==> flow/design.v <==
`timescale 1ns / 1ps
module motor_signals(clk, enable, fwd, Apos, Aneg, Bpos, Bneg, Cpos, Cneg, hall);
input clk, enable, fwd; 
input [2:0] hall;
output Apos, Aneg, Bpos, Bneg, Cpos, Cneg; 
parameter s0 = 6'b000000;    
parameter s1 = 6'b100001;    
parameter s2 = 6'b100100;   
parameter s3 = 6'b000110;   
parameter s4 = 6'b010010;
parameter s5 = 6'b011000;
parameter s6 = 6'b001001;
reg [5:0] state = s0;
assign {Apos, Aneg, Bpos, Bneg, Cpos, Cneg} = state;    
always @(posedge clk) begin  
    if (!enable) state <= s0;
    else case (state)
        s0: begin
            if (hall == 3'b001) state <= s1;
            else if (hall == 3'b000) state <= s2;    
            else if (hall == 3'b100) state <= s3;    
            else if (hall == 3'b110) state <= s4;    
            else if (hall == 3'b111) state <= s5;    
            else if (hall == 3'b011) state <= s6;
            else state <= s0;
        end
        s1: state <= enable ? (fwd ? s2 : s6) : s0;
        s2: state <= enable ? (fwd ? s3 : s1) : s0;
        s3: state <= enable ? (fwd ? s4 : s2) : s0;
        s4: state <= enable ? (fwd ? s5 : s3) : s0;
        s5: state <= enable ? (fwd ? s6 : s4) : s0;
        s6: state <= enable ? (fwd ? s1 : s5) : s0;
    endcase 
end
endmodule
module adc_controller(CLK, jxADC, data_out);
input CLK;
input [6:0] jxADC;
output reg [15:0] data_out;  
wire enable;
wire ready;
wire [15:0] data; 
xadc_wiz_2  XLXI_7 (
        .daddr_in(8'h1f),
        .dclk_in(CLK), 
        .den_in(enable), 
        .di_in(0), 
        .dwe_in(0),
        .vauxp15(jxADC[3]),
        .vauxn15(jxADC[7]), 
        .do_out(data),
        .eoc_out(enable),
        .drdy_out(ready));
always @(posedge CLK) begin
    data_out <= data; 
end
endmodule
module main_driver (clk, JXADC, sw, JA, JC);
input clk;
input [7:0] JXADC;
input [15:0] sw;     
input [7:0] JA;      
output [7:0] JC;     
reg [31:0] freq_counter = 0;
reg var_clk = 0;
wire [15:0] data;   
parameter min_count = 84996;     
adc_controller dut0(clk, JXADC, data);
always @(posedge clk) begin
    freq_counter <= freq_counter +1;
    if (freq_counter >= (min_count + ((4096 - data[15:4]) ** 2))) begin 
        freq_counter <= 0;
        var_clk <= !var_clk;
    end
end
motor_signals dut1(var_clk, sw[0], sw[1], JC[0], JC[1], JC[2], JC[3], JC[4], JC[5], JA[2:0]);
endmodule
# == Tool chain data of motor_signals ==
# The steps from the RTL of motor_signals to its reports follow in flow order.
# Lines are those of the file above, counted from 1.
# Library cell names are shortened.
# The mark -- stands for no value.
# design
design,motor_signals
clock,clk
library,sky130hd
corner,tt_025C_1v80

# == Elaborated design ==
# Yosys after proc, flatten, opt, wreduce and memory -nomap, before mapping. Memory bits, and registers merged into a memory's read port (data or address), are not among the register bits. Print and check cells are not counted. Equal cells are merged and count once.
# bits
regBits,6
input_bits,6
word_cells,28
# op_classes
equal,11
mux,13
reduce_and_logical,3
# ops
cell,count
6-bit parallel mux with 7-bit select,1
6-bit 2-to-1 mux,6
5-bit 2-to-1 mux,5
6-bit by 5-bit == test with 1-bit output (second input constant),2
6-bit == test (second input constant),2
3-bit == test (second input constant),3
7-bit nonzero test,1
6-bit by 3-bit == test with 1-bit output (second input constant),1
6-bit by 4-bit == test with 1-bit output (second input constant),1
6-bit zero test,1
4-bit 2-to-1 mux,1
3-bit by 1-bit == test with 1-bit output (second input constant),1
3-bit by 2-bit == test with 1-bit output (second input constant),1
3-bit zero test,1

# == Logic depth ==
# Yosys ltp: most cells in a row. Word level: on the elaborated netlist, between registers, memories and ports. Mapped: between sequential cells and ports; inverters and the memories' decode and read muxes count.
# depth
ltp_word,8
abc_area,0
depth_mapped,5

# == Synthesis result ==
# The flow's flattened synthesis, as Yosys stat reports it; memories are mapped. The netlist is that of the ABC_AREA named above (0 if unset); the other value can give another one.
# Totals and module areas in this step are rounded.
# mapped
cells,72
mapped_area_um2,644
seq_area_um2,120
ff_cells,6
# types
type,count
dfxtp_1,6
a31oi_1,5
a311oi_2,2
o41ai_1,3
nor3_1,5
nor4b_4,1
buf_6,2
nor2_1,6
nor4bb_1,2
a32oi_1,2
xnor2_2,1
buf_4,2
nor4b_2,1
o2bb2ai_2,1
nor4_1,2
or3_1,2
and3_4,1
nand4bb_1,1
# Other cell types: 25; their cells: 27.

# == Path before layout ==
# Path of least setup slack by OpenSTA after synthesis, without wires, with an ideal clock, recovery checks aside; 20% of the period is set as input and as output delay. Where synthesis merged equal registers, the netlist keeps one of their names.
# synth_timing
kind,register to register
startpoint,register state[4]
endpoint,register state[2]
period_ns,1.48
setup_ns,0.088
t_first_pin_ns,0.000
arrival_time_ns,1.509
t_required_ns,1.392
path_slack_ns,-0.117
path_delay_ns,1.597
path_stages,6
period_less_setup_slack_ns,1.597
# "path_delay_ns" = arrival - input delay + setup time.
# "path_stages": output pins that drive a net of the path, with the launching flip-flop's if there is one; two outputs of one cell count as two.
# "period_less_setup_slack_ns" is the clock period less the worst setup slack; recovery checks do not enter. This is arithmetic on one report: input and output delays are still those of the set period (20% each).
# The rows between start and end are the longest chain of elaborated cells between them; the timing report does not say that the signal goes this way. Where chains are equally long, one stands for them.
# A line is the first line of the expression or statement that the cell stems from. Yosys adds cells for indexed reads and writes and turns some case tables into memories.
# A register here has more assigning lines than the two given.
# synth_between
cell_sequence,dfxtp_1 -> buf_6 -> xnor2_2 -> o2bb2ai_2 -> or3_4 -> a311oi_2
elab_chain_len,2
# synth_rtl
item,line_no,source
from (decl),13,reg [5:0] state = s0;
from (assign),16,if (!enable) state <= s0;
from (assign),19,if (hall == 3'b001) state <= s1;
6-bit by 4-bit == test with 1-bit output,17,else case (state)
6-bit parallel mux with 7-bit select,17,
to (assign),16,
to (assign),19,
to (decl),13,

# == Worst path after layout ==
# Path of least setup slack in the final report of run 2 (OpenROAD, finished layout, wires in). Where an end is a register, its clock arrival counts in the times.
# layout_timing
kind,register to output
startpoint,register state[2]
endpoint,output Bneg
period_ns,1.97
t_first_pin_ns,0.22
arrival_time_ns,1.48
t_required_ns,1.58
path_slack_ns,0.10
path_stages,2
# A register here has more assigning lines than the two given.
# layout_between
cell_sequence,dfxtp_1 -> clkdlybuf4s50_1
elab_chain_len,0
# layout_rtl
item,line_no,source
from (decl),13,reg [5:0] state = s0;
from (assign),16,if (!enable) state <= s0;
from (assign),19,if (hall == 3'b001) state <= s1;
to (decl),5,"output Apos, Aneg, Bpos, Bneg, Cpos, Cneg;"

# Module motor_signals, platform sky130hd: 2 stored runs of the flow (Yosys, OpenROAD) with differing settings, in no particular order. Input and output delays are each 20% of the period that was set; the output load is 0.01 pF.
# By "achievedPeriod_ns" is meant the clock period of the run minus its worst setup slack. This is arithmetic on one report: input and output delays are still those of the set period (20% each).
# By "fin_power_mw" is meant OpenSTA's value without simulated activity: inputs other than the clock are taken to toggle once in ten clock periods, and the tool carries that through the logic.
# The measured numbers are rounded.
# Settings: -- = not set for that run.
# A result given as -- is not shown for that run.
stored run,period_ns,CORE_UTILIZATION,PLACE_DENSITY,CELL_PAD_IN_SITES_GLOBAL_PLACEMENT,CELL_PAD_IN_SITES_DETAIL_PLACEMENT,GPL_ROUTABILITY_DRIVEN,CTS_CLUSTER_SIZE,CTS_CLUSTER_DIAMETER,CAP_MARGIN,CORE_MARGIN,SLEW_MARGIN,SETUP_SLACK_MARGIN,PLACE_DENSITY_LB_ADDON,TNS_END_PERCENT,MIN_ROUTING_LAYER,synthArea_um2,die_footprint_um2,post_route_util_pct,worstSetupSlack_ns,fin_power_mw,achievedPeriod_ns
run 1,1.6,49,0.88,1,1,1,73,334,15,2,20,--,--,--,--,--,--,--,--,--,--
run 2,1.97,15,--,2,--,1,--,254,20,2,20,0.21,0.29,15,met2,644,4840,21.3,0.098,1.41,1.872
# Run 1: unfinished; error DPL-0033 in placement
